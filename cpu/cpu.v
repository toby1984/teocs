==> flow/design.v <==
module cpu(
input [15:0] instruction,
input [15:0] memIn,
input reset,
input clk,
output reg [15:0] memOut,
output reg writeM,
output reg [15:0] memAddress,
output reg [15:0] pc);
reg [15:0] regA;
reg [15:0] regD;
reg [15:0] result;
reg not_implemented;
always @ (posedge clk) 
    if ( reset )
    begin
        regA <= 0;
        regD <= 0;
        result = 0;
        pc <= 0;
        memOut <= 16'bzzzzzzzzzzzzzzzz;
        memAddress <= 16'bzzzzzzzzzzzzzzzz;
        writeM <= 0;    
        not_implemented <= 0;
    end else begin
        if ( instruction[15] == 0 )
        begin
            regA <= instruction & 16'b0111111111111111;   
            pc <= pc + 1;          
            memOut <= 16'bzzzzzzzzzzzzzzzz;
            memAddress <= 16'bzzzzzzzzzzzzzzzz;
            writeM <= 0;               
        end
        else begin
            case( instruction[12:6] ) 
                7'b0101010: result = 0;
                7'b0111111: result = 1;
                7'b0111111: result = -1;
                7'b0001100: result = regD;
                7'b0110000: result = regA;
                7'b1110000: result = memIn;
                7'b0001101: result = ~regD;
                7'b0110001: result = ~regA;
                7'b1110001: result = ~memIn;
                7'b0001111: result = 0 - regD;
                7'b0110011: result = 0 - regA;
                7'b1110011: result = 0 - memIn;
                7'b0011111: result = regD + 1;
                7'b0110111: result = regA + 1;
                7'b1110111: result =  memIn + 1;
                7'b0001110: result = regD - 1;
                7'b0110010: result = regA - 1;
                7'b1110010: result =  memIn - 1;
                7'b0000010: result = regD + regA;
                7'b1000010: result = regD + memIn;
                7'b0010011: result = regD - regA;
                7'b1010011: result = regD - memIn;
                7'b0000111: result = regA - regD;
                7'b1000111: result = memIn - regD;
                7'b0000000: result = regD & regA;
                7'b1000000: result = regD & memIn;
                7'b0010101: result = regD | regA;
                7'b1010101: result = regD | memIn;
                default: not_implemented = 1;                 
            endcase
            case ( instruction[5:3] ) 
                3'b001: begin  
                    memOut <= result;
                    memAddress <= regA;
                    writeM <= 1;
                end
                3'b010: regD <= result;  
                3'b011: begin  
                    memOut <= result;
                    memAddress <= regA;
                    writeM <= 1;
                    regD <= result;
                end
                3'b100: regA <= result;  
                3'b101: begin;  
                    memOut <= result;
                    memAddress <= regA;
                    writeM <= 1;
                    regA <= result;
                end
                3'b110: begin  
                    regA <= result;
                    regD <= result;
                end
                3'b111: begin
                    memOut <= result;
                    memAddress <= regA;
                    writeM <= 1;
                    regA <= result;
                    regD <= result;
                end
                default: begin
                    memOut <= 16'bzzzzzzzzzzzzzzzz;
                    memAddress <= 16'bzzzzzzzzzzzzzzzz;
                    writeM <= 0;            
                end
            endcase
            case( instruction[2:0] )
                3'b000: begin
                    pc <= pc + 1;
                end
                3'b001: 
                    if ( result > 0 )
                        pc <= regA;
                    else
                        pc <= pc + 1;
                3'b010:
                    if ( result == 0 )
                        pc <= regA;      
                    else
                        pc <= pc + 1;                        
                3'b011:
                    if ( result >= 0 )
                        pc <= regA;    
                    else
                        pc <= pc + 1;                        
                3'b100:
                    if ( result < 0 )
                        pc <= regA;  
                    else
                        pc <= pc + 1;                        
                3'b101: 
                    if ( result != 0 )
                        pc <= regA;         
                    else
                        pc <= pc + 1;                        
                3'b110:
                    if ( result <= 0 )
                        pc <= regA;                 
                    else
                        pc <= pc + 1;                        
                3'b111:
                    pc <= regA;                
            endcase        
        end  
    end  
endmodule
* Step by step through the tools: cpu
The steps from the RTL of cpu to its reports follow in flow order.
Line numbers count from 1 in the design file above.
Operators: Yosys type, input widths -> output width; for muxes data width and select width s.
The mark - stands for no value.
- Top :: cpu
- Clock :: clk
- Cell library :: sky130hd
- Library corner :: tt_025C_1v80

* Elaborated design
Source: Yosys, flattened and elaborated, memories not mapped. Widths are those after wreduce. Registers that Yosys merges into a memory's read port (data or address) are not register bits. Print and check cells do not count. Equal cells are merged and count once.
- Register bits after elaboration :: 97
- Bits of input ports :: 34
- Output and inout bits :: 49
- Cells after elaboration :: 107
- $add $sub $neg :: 16
- $lt $le $gt $ge :: 4
- Eq/ne operators :: 42
- Multiplexer cells :: 20
- Bitwise logic cells :: 8
- Reduce/logical cells :: 10
** Operators with widths (number)
- $pmux 16 s27 :: 1
- $mux 16 :: 15
- $pmux 16 s8 :: 1
- $eq 7x7->1 const B :: 10
- $add 16x1->16 const B :: 4
- $sub 16x16->16 :: 4
- $pmux 16 s2 :: 2
- $eq 7x6->1 const B :: 7
- $sub 1x16->16 const A :: 3
- $sub 16x1->16 const B :: 3
- $not 16->16 :: 3
- $add 16x16->16 :: 2
- $and 16x16->16 :: 2
- $or 16x16->16 :: 2
- $eq 7x4->1 const B :: 4
- $eq 3x3->1 const B :: 8
- $eq 7x5->1 const B :: 3
- $ge 16x1->1 const B :: 1
- $gt 16x1->1 const B :: 1
- $le 16x1->1 const B :: 1
- $lt 16x1->1 const B :: 1
- $logic_not 16->1 :: 1
- $reduce_bool 16->1 :: 1
- $eq 3x2->1 const B :: 4
- $reduce_or 4->1 :: 3
- $eq 7x2->1 const B :: 1
- $eq 7x3->1 const B :: 1
- $logic_not 7->1 :: 1
Other operator kinds: 9; their cells: 10.

* Logic depth
Depth = most cells in a row (Yosys ltp): at word level without a register or memory, in the mapped netlist without a sequential cell, where the memories' decode and read muxes count.
- Depth in word-level cells :: 8
- ABC_AREA :: 1
- Depth in mapped cells :: 36

* Synthesis result
Yosys stat after the flow's synthesis: flattened, memories mapped to cells. It holds for the ABC_AREA given above (unset counts as 0); a run with the other value may have another netlist.
Totals and module areas in this step are rounded.
** Cells by type (number)
- sky130_fd_sc_hd__nand2_1 :: 524
- sky130_fd_sc_hd__dfxtp_1 :: 65
- sky130_fd_sc_hd__edfxtp_1 :: 32
- sky130_fd_sc_hd__nor2_1 :: 234
- sky130_fd_sc_hd__nand3_1 :: 170
- sky130_fd_sc_hd__inv_1 :: 196
- sky130_fd_sc_hd__o21ai_0 :: 131
- sky130_fd_sc_hd__ha_1 :: 48
- sky130_fd_sc_hd__a21oi_1 :: 117
- sky130_fd_sc_hd__nand4_1 :: 47
- sky130_fd_sc_hd__xor2_1 :: 21
- sky130_fd_sc_hd__o22ai_1 :: 28
- sky130_fd_sc_hd__clkbuf_1 :: 40
- sky130_fd_sc_hd__a31oi_1 :: 14
- sky130_fd_sc_hd__xnor2_1 :: 10
- sky130_fd_sc_hd__buf_2 :: 17
- sky130_fd_sc_hd__nor2_2 :: 12
- sky130_fd_sc_hd__or2_2 :: 12
Not listed: further types 32, cells in them 137.
- Cells in the netlist :: 1855
- Synthesis area :: 10800 um2
- Mapped flip-flops :: 97
- Buffers :: 67

* Timing after synthesis
OpenSTA on the mapped netlist: ideal clock, no wires. The path of least setup slack (recovery checks aside). Input and output delay are each 20% of the period. Register names are those of the netlist, which keeps one name where synthesis merged equal registers.
- Path kind :: input to register
- Start :: input instruction[9]
- End :: register pc[2]
- Period :: 10.5 ns
- Input delay :: 2.100 ns
- Setup time :: 0.117 ns
- Arrival time :: 5.710 ns
- Data required time :: 10.383 ns
- Path slack :: 4.673 ns
- Path delay :: 3.727 ns
- Stages on the path :: 26
- Buffers on the path :: 2
- Period reached after synthesis :: 5.827 ns
"path delay" = arrival - input delay + setup time.
"stages on the path" counts driving pins, that of a launching flip-flop among them; a cell with two outputs on the path counts twice.
"period reached after synthesis" is the clock period less the worst setup slack; recovery checks do not enter. This is arithmetic on one report: input and output delays are still those of the set period (20% each).
The rows between start and end are the longest chain of elaborated cells between them; the timing report does not say that the signal goes this way. Where chains are equally long, one stands for them.
Each line given opens the expression or statement behind the cell; cells for indexed reads and writes are added by Yosys, which also makes memories of some case tables.
At most two assigning lines are given for a register; there are more.
- Path through :: sky130_fd_sc_hd__nor2_1 -> sky130_fd_sc_hd__nand2_1 -> sky130_fd_sc_hd__nor2_1 -> sky130_fd_sc_hd__inv_1 -> sky130_fd_sc_hd__clkbuf_1 -> sky130_fd_sc_hd__nor2_1 -> sky130_fd_sc_hd__a21oi_1 -> sky130_fd_sc_hd__fa_1 -> sky130_fd_sc_hd__nand3_1 -> sky130_fd_sc_hd__nand2_1 -> sky130_fd_sc_hd__nand3_1 -> sky130_fd_sc_hd__nand2_1 -> sky130_fd_sc_hd__or2_2 -> sky130_fd_sc_hd__nand3_1 -> sky130_fd_sc_hd__nand2_1 -> sky130_fd_sc_hd__nor3_1 -> sky130_fd_sc_hd__nand3_2 -> sky130_fd_sc_hd__nor2_1 -> sky130_fd_sc_hd__nand2_1 -> sky130_fd_sc_hd__nor2_4 -> sky130_fd_sc_hd__buf_2 -> sky130_fd_sc_hd__nand4_1 -> sky130_fd_sc_hd__nand3_1 -> sky130_fd_sc_hd__nand2_1 -> sky130_fd_sc_hd__nor2_1 -> sky130_fd_sc_hd__nor2_1
- Cells in the longest elaborated chain :: 8
- Elaborated cells on any way between the ends :: 44
- RTL lines with such cells :: 10
- Classes of those cells :: 4 x compare; 26 x eq/ne; 11 x mux; 3 x reduce/logical
** Ends and longest elaborated chain, post-synthesis
- start, declared :: RTL line 2 : input [15:0] instruction,
- $eq 7x7->1 :: RTL line 35 : case( instruction[12:6] )
- $pmux 16 s27 :: RTL line 35
- $mux 16 :: RTL line 26 : if ( instruction[15] == 0 )
- $mux 16 :: RTL line 15 : if ( reset )
- $le 16x1->1 :: RTL line 133 : if ( result <= 0 )
- $mux 16 :: RTL line 133
- $pmux 16 s8 :: RTL line 103 : case( instruction[2:0] )
- $mux 16 :: RTL line 26
- end, assigned :: RTL line 29 : pc <= pc + 1;
- end, assigned :: RTL line 105 : pc <= pc + 1;
- end, declared :: RTL line 9 : output reg [15:0] pc);

* Path in the finished layout
From the final timing report of entry A: the path of least setup slack in the routed layout; clock arrival at registers is part of the times.
- Path kind :: input to register
- Start :: input memIn[0]
- End :: register pc[10]
- Period :: 5.45 ns
- Input delay :: 1.09 ns
- Setup time :: 0.06 ns
- Arrival time :: 5.24 ns
- Data required time :: 5.76 ns
- Path slack :: 0.53 ns
- Stages on the path :: 27
- Buffers on the path :: 4
The rows between start and end are the longest chain of elaborated cells between them; the timing report does not say that the signal goes this way. Where chains are equally long, one stands for them.
At most two assigning lines are given for a register; there are more.
- Path through :: sky130_fd_sc_hd__clkdlybuf4s50_1 -> sky130_fd_sc_hd__nand2_1 -> sky130_fd_sc_hd__nand3_1 -> sky130_fd_sc_hd__ha_1 -> sky130_fd_sc_hd__inv_1 -> sky130_fd_sc_hd__fa_1 -> sky130_fd_sc_hd__nand3_1 -> sky130_fd_sc_hd__nand2_1 -> sky130_fd_sc_hd__buf_4 -> sky130_fd_sc_hd__or2_2 -> sky130_fd_sc_hd__nand3_1 -> sky130_fd_sc_hd__nand2_2 -> sky130_fd_sc_hd__nor2_2 -> sky130_fd_sc_hd__nand2_1 -> sky130_fd_sc_hd__nor2_2 -> sky130_fd_sc_hd__a21oi_1 -> sky130_fd_sc_hd__a21oi_1 -> sky130_fd_sc_hd__nand2_1 -> sky130_fd_sc_hd__nor2_4 -> sky130_fd_sc_hd__buf_6 -> sky130_fd_sc_hd__nand3_4 -> sky130_fd_sc_hd__buf_12 -> sky130_fd_sc_hd__nand2_1 -> sky130_fd_sc_hd__nand3_1 -> sky130_fd_sc_hd__nand2_1 -> sky130_fd_sc_hd__nor2_1 -> sky130_fd_sc_hd__nor2_1
- Cells in the longest elaborated chain :: 8
- Elaborated cells on any way between the ends :: 26
- RTL lines with such cells :: 19
- Classes of those cells :: 6 x add/sub; 4 x compare; 11 x mux; 3 x logic; 2 x reduce/logical
** Ends and longest elaborated chain, after layout
- start, declared :: RTL line 3 : input [15:0] memIn,
- $sub 16x16->16 :: RTL line 59 : 7'b1000111: result = memIn - regD;
- $pmux 16 s27 :: RTL line 35 : case( instruction[12:6] )
- $mux 16 :: RTL line 26 : if ( instruction[15] == 0 )
- $mux 16 :: RTL line 15 : if ( reset )
- $le 16x1->1 :: RTL line 133 : if ( result <= 0 )
- $mux 16 :: RTL line 133
- $pmux 16 s8 :: RTL line 103 : case( instruction[2:0] )
- $mux 16 :: RTL line 26
- end, assigned :: RTL line 29 : pc <= pc + 1;
- end, assigned :: RTL line 105 : pc <= pc + 1;
- end, declared :: RTL line 9 : output reg [15:0] pc);

FLOW RESULTS
============

cpu through Yosys and OpenROAD on sky130hd: 2 stored runs, unordered, with their settings and measured results. The constraints put input and output delay at 20% of the set period each and load the outputs with 0.01 pF.
"time of the worst setup path" means the part of the period allowed to the worst setup path (the constraints hold back 20% at inputs and 20% at outputs) less its slack; where the path has registers, the arrival times of their clocks count too.
"total power after layout" rests on the timing tool's default activity at the inputs, not on a simulated workload.
The measured numbers are rounded.

* Entry A
** Files
==> flow/run.sh <==
#!/bin/bash
# the make line also repeats the synthesis and layout settings of config.mk as NAME=value (left out here)
make -C /OpenROAD-flow-scripts/flow DESIGN_CONFIG=/design/flow/config.mk WORK_HOME=/design/flow/orfs CLKGATE_MAP_FILE= finish
==> flow/config.mk <==
export PLATFORM = sky130hd
export DESIGN_NAME = cpu
export DESIGN_NICKNAME = cpu
export VERILOG_FILES = /design/flow/design.v
export SDC_FILE = /design/flow/constraint.sdc
export NUM_CORES = 4
export LEC_CHECK = 0
export ABC_AREA = 1
export CAP_MARGIN = 20
export CORE_MARGIN = 6
export CORE_UTILIZATION = 24
export CTS_CLUSTER_DIAMETER = 179
export HOLD_SLACK_MARGIN = 0.01
export MAX_ROUTING_LAYER = met4
export PLACE_DENSITY_LB_ADDON = 0.03
export SETUP_SLACK_MARGIN = 0.21
export SLEW_MARGIN = 10
export TNS_END_PERCENT = 55
==> flow/constraint.sdc <==
create_clock -name core_clock -period 5.45 [get_ports {clk}]
set_input_delay 1.0900 -clock core_clock [delete_from_list [all_inputs] [get_ports {clk}]]
set_output_delay 1.0900 -clock core_clock [all_outputs]
set_load 0.01 [all_outputs]
** Results
- Chip area after synthesis (Yosys) :: 10,800 um2
- Die outline area :: 50,100 um2
- Utilization in the final report :: 0.351
- Worst setup slack after layout :: 0.527 ns
- Total negative setup slack :: 0.000 ns
- Worst hold slack after layout :: 0.470 ns
- Total power after layout :: 2,900 uW
- Time of the worst setup path :: 3.83 ns
- Worst setup path kind :: input to register

* Entry B
** Files
==> flow/run.sh <==
#!/bin/bash
# the make line also repeats the synthesis and layout settings of config.mk as NAME=value (left out here)
make -C /OpenROAD-flow-scripts/flow DESIGN_CONFIG=/design/flow/config.mk WORK_HOME=/design/flow/orfs CLKGATE_MAP_FILE= finish
==> flow/config.mk <==
export PLATFORM = sky130hd
export DESIGN_NAME = cpu
export DESIGN_NICKNAME = cpu
export VERILOG_FILES = /design/flow/design.v
export SDC_FILE = /design/flow/constraint.sdc
export NUM_CORES = 4
export LEC_CHECK = 0
export ABC_AREA = 0
export CAP_MARGIN = 30
export CELL_PAD_IN_SITES_DETAIL_PLACEMENT = 1
export CORE_MARGIN = 2
export CORE_UTILIZATION = 30
export CTS_CLUSTER_DIAMETER = 386
export GPL_ROUTABILITY_DRIVEN = 0
export GPL_TIMING_DRIVEN = 0
export MAX_ROUTING_LAYER = met4
export PLACE_DENSITY = 0.76
export SETUP_SLACK_MARGIN = -0.2
export SLEW_MARGIN = 20
export TNS_END_PERCENT = 85
==> flow/constraint.sdc <==
create_clock -name core_clock -period 8.65 [get_ports {clk}]
set_input_delay 1.7300 -clock core_clock [delete_from_list [all_inputs] [get_ports {clk}]]
set_output_delay 1.7300 -clock core_clock [all_outputs]
set_load 0.01 [all_outputs]
** Results
- Chip area after synthesis (Yosys) :: 9,470 um2
- Die outline area :: 33,000 um2
- Utilization in the final report :: 0.356
- Worst setup slack after layout :: 0.048 ns
- Total negative setup slack :: 0.000 ns
- Worst hold slack after layout :: 0.499 ns
- Total power after layout :: 1,480 uW
- Time of the worst setup path :: 6.87 ns
- Worst setup path kind :: input to register
